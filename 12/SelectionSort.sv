==> flow/design.v <==
module RAM(
    output logic [7:0] dataout, 
    input [7:0] datain, input [2:0] read_addr, write_addr, input wr, clk
);
    logic [7:0] mem [7:0];
    always_ff @ (posedge clk) begin
        if (wr) mem[write_addr] <= datain;
    end
    always_ff @ (posedge clk) begin
        dataout <= mem[read_addr];
    end
endmodule
module Ctlpath(
    output ready, wr, i_set_zero, i_inc, j_set, j_inc, jm_set_i, jm_set_j,
    m_overwrite, c_set_d0, c_set_di, c_set_di1, c_set_dj1, write_addr_sel,
    input  i_full, j_full, c_lt_m, i_eq_jm,
    start, nrst, clk
);
    const logic [2:0] READY = 3'b100, OUTER = 3'b001,
        INNER = 3'b010, END = 3'b011, SWAP = 3'b000;
    logic [2:0] st;
    always_ff @ (posedge clk or negedge nrst) begin
        if (!nrst) st <= READY;
        else unique case (st)
            READY: if (start) st <= OUTER;
            OUTER: if (i_full) st <= READY; else st <= INNER;
            INNER: if (j_full) st <= END;
            END:   if (i_eq_jm) st <= OUTER; else st <= SWAP;
            SWAP:   st <= OUTER;
        endcase
    end
    assign ready = (st == READY);
    assign i_set_zero = (st == READY) && start;
    assign i_inc = (st == END) && i_eq_jm
                 || (st == SWAP);
    assign wr =  (st == END) && !i_eq_jm
              || (st == SWAP);
    assign m_overwrite =  (st == OUTER) && !i_full
                       || (st == INNER) && c_lt_m;
    assign j_set = (st == OUTER) && !i_full;
    assign j_inc = (st == INNER) && !j_full;
    assign jm_set_i = (st == OUTER) && !i_full;
    assign jm_set_j = (st == INNER) && c_lt_m;
    assign c_set_d0 = (st == READY) && start;
    assign c_set_di = (st == INNER) && j_full;
    assign c_set_di1 = (st == END) && i_eq_jm || (st == SWAP) || (st == OUTER) && !i_full;
    assign c_set_dj1 = (st == INNER) && !j_full;
    assign write_addr_sel = (st == SWAP);
endmodule
module Datapath(
    output i_full, j_full, c_lt_m, i_eq_jm,
    output logic [2:0] read_addr, write_addr,
    output [7:0] datain,
    input  [7:0] dataout,
    input i_set_zero, i_inc, j_set, j_inc, jm_set_i, jm_set_j, m_overwrite,
          c_set_d0, c_set_di, c_set_di1, c_set_dj1, write_addr_sel,
    clk
);
    logic [7:0] m, c;
    logic [2:0] i, j, jm, old_read_addr;
    assign c = dataout;
    always_ff @ (posedge clk) begin
        if (i_set_zero) i <= 3'b000;
        else if (i_inc) i <= i + 1;
    end
    always_ff @ (posedge clk) begin
        if (j_set) j <= i + 1;
        else if (j_inc) j <= j + 1;
    end
    always_ff @ (posedge clk) begin
        if (jm_set_i) jm <= i;
        else if (jm_set_j) jm <= j;
    end
    always_ff @ (posedge clk) begin
        if (m_overwrite) m <= c;
    end
    always_ff @ (posedge clk) begin
        if (c_set_d0) old_read_addr <= 0;
        else if (c_set_di) old_read_addr <= i;
        else if (c_set_di1) old_read_addr <= i + 1;
        else if (c_set_dj1) old_read_addr <= j + 1;
    end
    always_comb begin
        read_addr = old_read_addr;
        if (c_set_d0) read_addr = 0;
        else if (c_set_di) read_addr = i;
        else if (c_set_di1) read_addr = i + 1;
        else if (c_set_dj1) read_addr = j + 1;
    end
    assign write_addr = write_addr_sel ? i : jm;
    assign datain = write_addr_sel ? m : c;
    assign i_full = (i == 7);
    assign j_full = (j == 7);
    assign c_lt_m = (c < m);
    assign i_eq_jm = (i == jm);
endmodule
module Arbiter(
    output wr, output [7:0] datain, output [2:0] read_addr, write_addr, 
    input  [7:0] out_datatin, in_datain,
    input [2:0] out_addr, in_read_addr, in_write_addr, 
    input out_wr, in_wr, ready, start
);
    logic choice = ready && !start;
    assign wr = choice ? out_wr : in_wr;
    assign datain = choice ? out_datatin : in_datain;
    assign read_addr = choice ? out_addr : in_read_addr;
    assign write_addr = choice ? out_addr : in_write_addr;
endmodule
module SelectionSort(
    output [7:0] dataout, output ready, 
    input  [7:0] datain, input [2:0] addr, input wr, nrst, start, clk
);
    logic i_set_zero, i_inc, j_set, j_inc, jm_set_i, jm_set_j, m_overwrite, c_set_d0, c_set_di, c_set_di1, c_set_dj1, write_addr_sel;
    logic i_full, j_full, c_lt_m, i_eq_jm;
    logic arbitrated_wr, internal_wr;
    logic [2:0] arbitrated_read_addr, arbitrated_write_addr,
                internal_read_addr, internal_write_addr;
    logic [7:0] arbitrated_datain, internal_datain;
    Ctlpath cp(
        ready, internal_wr, i_set_zero, i_inc, j_set, j_inc, jm_set_i, jm_set_j,
        m_overwrite, c_set_d0, c_set_di, c_set_di1, c_set_dj1, write_addr_sel,
        i_full, j_full, c_lt_m, i_eq_jm,
        start, nrst, clk);
    Datapath dp(
        i_full, j_full, c_lt_m, i_eq_jm,
        internal_read_addr, internal_write_addr, internal_datain, dataout,
        i_set_zero, i_inc, j_set, j_inc, jm_set_i, jm_set_j, m_overwrite, 
        c_set_d0, c_set_di, c_set_di1, c_set_dj1, write_addr_sel,
    clk);
    Arbiter arb(
        arbitrated_wr, arbitrated_datain, arbitrated_read_addr, arbitrated_write_addr,
        datain, internal_datain, addr, internal_read_addr, internal_write_addr, wr, internal_wr, ready, start);
    RAM memory(dataout, arbitrated_datain, arbitrated_read_addr, arbitrated_write_addr, arbitrated_wr, clk);
endmodule
== From RTL to reports: SelectionSort ==
What the tools print for SelectionSort, step after step.
Lines are those of the file above, counted from 1.
Operators carry their Yosys type and port widths (W data, S select, Z words).
Not given: -
Set-up
  design top: SelectionSort
  clock port: clk
  library: sky130hd
  corner: tt_025C_1v80

== Word level ==
Counts by Yosys on the flattened word-level netlist (proc, flatten, opt, wreduce; memories kept). Register bits leave out memories and registers merged into their read ports (data or address). Print and check cells are left out. Cells with the same type and inputs are merged into one.
Yosys's memory passes give these memory sizes; they may raise the number of words (mostly to a power of two), join words into wider ones and drop unused or constant bits.
Storage and ports
  register bits: 23
  RAM bits: 64
  word width x clocked read ports: 8
  memories kept: 1
  input port bits: 15
  output and inout port bits: 9
Operators by class
  add/sub/neg operators: 2
  $lt $le $gt $ge: 1
  equality and inequality tests: 9
  mux-type cells: 22
  reductions and logical operators: 21
Memories
  memory.mem: words 8, width 8, read ports 1, wr ports 1, RTL line 5  | logic [7:0] mem [7:0];
Operators by type and width (number)
  $mux W3: 15
  $mux W8: 3
  $pmux W3 S5: 1
  $eq A3 B3 Y1 const B: 3
  $logic_and A1 B1 Y1: 8
  $lt A8 B8 Y1: 1
  $add A3 B1 Y3 const B: 2
  $eq A3 B2 Y1 const B: 2
  $reduce_bool A5 Y1: 1
  $logic_or A1 B1 Y1: 4
  $logic_not A1 Y1: 4
  $reduce_bool A2 Y1: 2
  $eq A3 B1 Y1 const B: 1
  $eq A3 B3 Y1: 1
  $logic_not A3 Y1: 1
  $reduce_and A3 Y1: 1
  $mux W1: 3
  $ne A2 B1 Y1 const B: 1
  $ne A2 B2 Y1 const B: 1

== Depth ==
Longest topological path by Yosys (ltp), each cell counted once; first at word level (registers and memories cut), then after technology mapping (sequential cells cut; the memories' decode and read muxes count).
Depth
  word-level depth: 8
  ABC_AREA: 0
  gate-level depth with buffers: 10
  mapped depth without buffers: 9

== After synthesis ==
Source: synth_stat.txt of the flow (Yosys; design flattened, memories mapped). It holds for the ABC_AREA given above (unset counts as 0); a run with the other value may have another netlist.
The area totals of this step are shown rounded.
Synthesis totals
  mapped cells: 308
  cell area after synthesis: 4400 um^2
  flip-flop cells: 97
  buffer cells: 11
Cells by type
  sky130_fd_sc_hd__edfxtp_1: number 78, area in all 2.34E+03 um^2
  sky130_fd_sc_hd__mux2i_1: number 62, area in all 620.595 um^2
  sky130_fd_sc_hd__dfxtp_1: number 14, area in all 280.269 um^2
  sky130_fd_sc_hd__nand2_1: number 38, area in all 142.637 um^2
  sky130_fd_sc_hd__ha_1: number 11, area in all 137.632 um^2
  sky130_fd_sc_hd__dfrtp_1: number 4, area in all 100.096 um^2
  sky130_fd_sc_hd__mux2_2: number 8, area in all 90.086 um^2
  sky130_fd_sc_hd__o21ai_0: number 17, area in all 85.082 um^2
  sky130_fd_sc_hd__buf_8: number 3, area in all 45.043 um^2
  sky130_fd_sc_hd__inv_1: number 12, area in all 45.043 um^2
  sky130_fd_sc_hd__nor2_1: number 12, area in all 45.043 um^2
  sky130_fd_sc_hd__a21o_1: number 4, area in all 30.029 um^2
  sky130_fd_sc_hd__a41oi_4: number 1, area in all 27.526 um^2
  sky130_fd_sc_hd__clkbuf_8: number 2, area in all 27.526 um^2
  sky130_fd_sc_hd__dfstp_2: number 1, area in all 26.275 um^2
  sky130_fd_sc_hd__o311ai_4: number 1, area in all 26.275 um^2
  sky130_fd_sc_hd__xnor2_1: number 3, area in all 26.275 um^2
  sky130_fd_sc_hd__a21oi_1: number 5, area in all 25.024 um^2
Other cell types: 22; their cells: 32.
The figures by module come from a second, unflattened synthesis with its own total; it is not the netlist above.
Second synthesis, totals
  cell total of the unflattened synthesis: 259
  area total of the unflattened synthesis: 4400 um^2
Rows give one instance, submodules left out.
Modules
  RAM: times used 1, cells 114, area 2700 um^2, seq. area 2100 um^2
  Datapath: times used 1, cells 100, area 1200 um^2, seq. area 540 um^2
  Arbiter: times used 1, cells 18, area 250 um^2, seq. area 0.0 um^2
  Ctlpath: times used 1, cells 27, area 250 um^2, seq. area 130 um^2
  SelectionSort: times used 1, cells 0, area 0.0 um^2, seq. area 0.0 um^2

== Path before layout ==
Source: OpenSTA report_checks on the synthesized netlist (no wires, ideal clock, input and output delay 20% of the period each), path of least setup slack; recovery checks are left aside. Register names are those of the netlist, which keeps one name where synthesis merged equal registers.
Timing path after synthesis
  path type: register to register
  start point: register dp.i[1]
  end point: register memory.dataout[6]
  clock period: 3360 ps
  setup time: 121 ps
  time at the first pin: 0 ps
  arrival: 2508 ps
  setup slack: 732 ps
  delay of the path: 2629 ps
  stages: 11
  synthesis period reached: 2628 ps
"delay of the path" is the arrival time less input delay plus setup time.
"stages": output pins that drive a net of the path, with the launching flip-flop's if there is one; two outputs of one cell count as two.
"synthesis period reached" = period - worst setup slack (recovery checks aside). The figure is calculated, with input and output delays left at 20% of the set period.
The rows between start and end are the longest chain of elaborated cells between them; the timing report does not say that the signal goes this way. Where chains are equally long, one stands for them.
Each line given opens the expression or statement behind the cell; cells for indexed reads and writes are added by Yosys, which also makes memories of some case tables.
Between the ends, after synthesis
  cell sequence: sky130_fd_sc_hd__dfxtp_1 -> sky130_fd_sc_hd__ha_1 -> sky130_fd_sc_hd__ha_1 -> sky130_fd_sc_hd__or2b_2 -> sky130_fd_sc_hd__clkbuf_8 -> sky130_fd_sc_hd__a211o_2 -> sky130_fd_sc_hd__a41oi_4 -> sky130_fd_sc_hd__buf_8 -> sky130_fd_sc_hd__mux2i_1 -> sky130_fd_sc_hd__mux2i_1 -> sky130_fd_sc_hd__mux2_2
  cells in the longest elaborated chain: 8
  elaborated cells between the ends (all ways): 12
Ends and longest elaborated chain, after synthesis
  start, declared: RTL line 60  | logic [2:0] i, j, jm, old_read_addr;
  start, assigned: RTL line 63  | if (i_set_zero) i <= 3'b000;
  start, assigned: RTL line 64  | else if (i_inc) i <= i + 1;
  $eq A3 B3 Y1: RTL line 95  | assign i_eq_jm = (i == jm);
  $logic_and A1 B1 Y1: RTL line 46  | assign c_set_di1 = (st == END) && i_eq_jm || (st == SWAP) || (st == OUTER) && !i_full;
  $logic_or A1 B1 Y1 (2 in a row): RTL line 46
  $mux W3: RTL line 87  | else if (c_set_di1) read_addr = i + 1;
  $mux W3: RTL line 86  | else if (c_set_di) read_addr = i;
  $mux W3: RTL line 85  | if (c_set_d0) read_addr = 0;
  $mux W3: RTL line 106  | assign read_addr = choice ? out_addr : in_read_addr;
  end, declared: RTL line 2  | output logic [7:0] dataout,

== Timing after layout ==
Path of least setup slack in the final report of run B (OpenROAD, finished layout, wires in). Where an end is a register, its clock arrival counts in the times.
The path's times are printed in steps of 10 ps; the period is the one set.
Timing path post-layout
  path type: register to register
  start point: register dp.i[0]
  end point: register memory.dataout[1]
  clock period: 2710 ps
  setup time: 100 ps
  time at the first pin: 360 ps
  arrival: 2880 ps
  setup slack: 90 ps
  stages: 12
The rows between start and end are the longest chain of elaborated cells between them; the timing report does not say that the signal goes this way. Where chains are equally long, one stands for them.
Between the ends, post-layout
  cell sequence: sky130_fd_sc_hd__dfxtp_1 -> sky130_fd_sc_hd__buf_4 -> sky130_fd_sc_hd__xnor2_2 -> sky130_fd_sc_hd__a41oi_1 -> sky130_fd_sc_hd__buf_4 -> sky130_fd_sc_hd__a211o_2 -> sky130_fd_sc_hd__a41oi_4 -> sky130_fd_sc_hd__buf_12 -> sky130_fd_sc_hd__clkbuf_16 -> sky130_fd_sc_hd__mux2i_1 -> sky130_fd_sc_hd__mux2i_1 -> sky130_fd_sc_hd__mux2_2
  cells in the longest elaborated chain: 8
  elaborated cells between the ends (all ways): 12
Ends and longest elaborated chain, post-layout
  start, declared: RTL line 60  | logic [2:0] i, j, jm, old_read_addr;
  start, assigned: RTL line 63  | if (i_set_zero) i <= 3'b000;
  start, assigned: RTL line 64  | else if (i_inc) i <= i + 1;
  $eq A3 B3 Y1: RTL line 95  | assign i_eq_jm = (i == jm);
  $logic_and A1 B1 Y1: RTL line 46  | assign c_set_di1 = (st == END) && i_eq_jm || (st == SWAP) || (st == OUTER) && !i_full;
  $logic_or A1 B1 Y1 (2 in a row): RTL line 46
  $mux W3: RTL line 87  | else if (c_set_di1) read_addr = i + 1;
  $mux W3: RTL line 86  | else if (c_set_di) read_addr = i;
  $mux W3: RTL line 85  | if (c_set_d0) read_addr = 0;
  $mux W3: RTL line 106  | assign read_addr = choice ? out_addr : in_read_addr;
  end, declared: RTL line 2  | output logic [7:0] dataout,

FLOW RESULTS
============

Module SelectionSort, platform sky130hd: 2 stored runs of the flow (Yosys, OpenROAD) with differing settings, in no particular order. Input and output delays are each 20% of the period that was set; the output load is 0.01 pF.
"period reached" = clock period - worst setup slack. The figure is calculated, with input and output delays left at 20% of the set period.
"critical setup path time" is the time allowed to the run's worst setup path (the clock period less input and output delay, where it has them) less its slack. Clock arrival times count: a late capture clock shortens it, a late launch clock lengthens it.
"critical setup path time" is given in steps of 10 ps.
The measured numbers are rounded.

==> run A: settings <==
{ "period_ns": 3.05, "CORE_UTILIZATION": 67, "PLACE_DENSITY_LB_ADDON": 0.02, "CORE_ASPECT_RATIO": 0.59, "CORE_MARGIN": 8, "CELL_PAD_IN_SITES_DETAIL_PLACEMENT": 1, "GPL_TIMING_DRIVEN": 0, "GPL_ROUTABILITY_DRIVEN": 1, "CTS_CLUSTER_SIZE": 16, "MAX_ROUTING_LAYER": "met4", "CAP_MARGIN": 20, "SLEW_MARGIN": 20 }
==> run A: results <==
stopped before the end: clock tree synthesis reported DPL-0033

==> run B: settings <==
{ "period_ns": 2.71, "CORE_UTILIZATION": 58, "CAP_MARGIN": 20, "CORE_MARGIN": 2, "SLEW_MARGIN": 20 }
==> run B: results <==
setup slack of the worst path: 93 ps
critical setup path time: 2620 ps
critical path type: register to register
final design utilization: 72 %
summed negative setup slack: 0 ps
area of the synthesized netlist: 4400 um^2
die area: 8300 um^2
standard-cell area after layout: 5200 um^2
period reached: 2617 ps
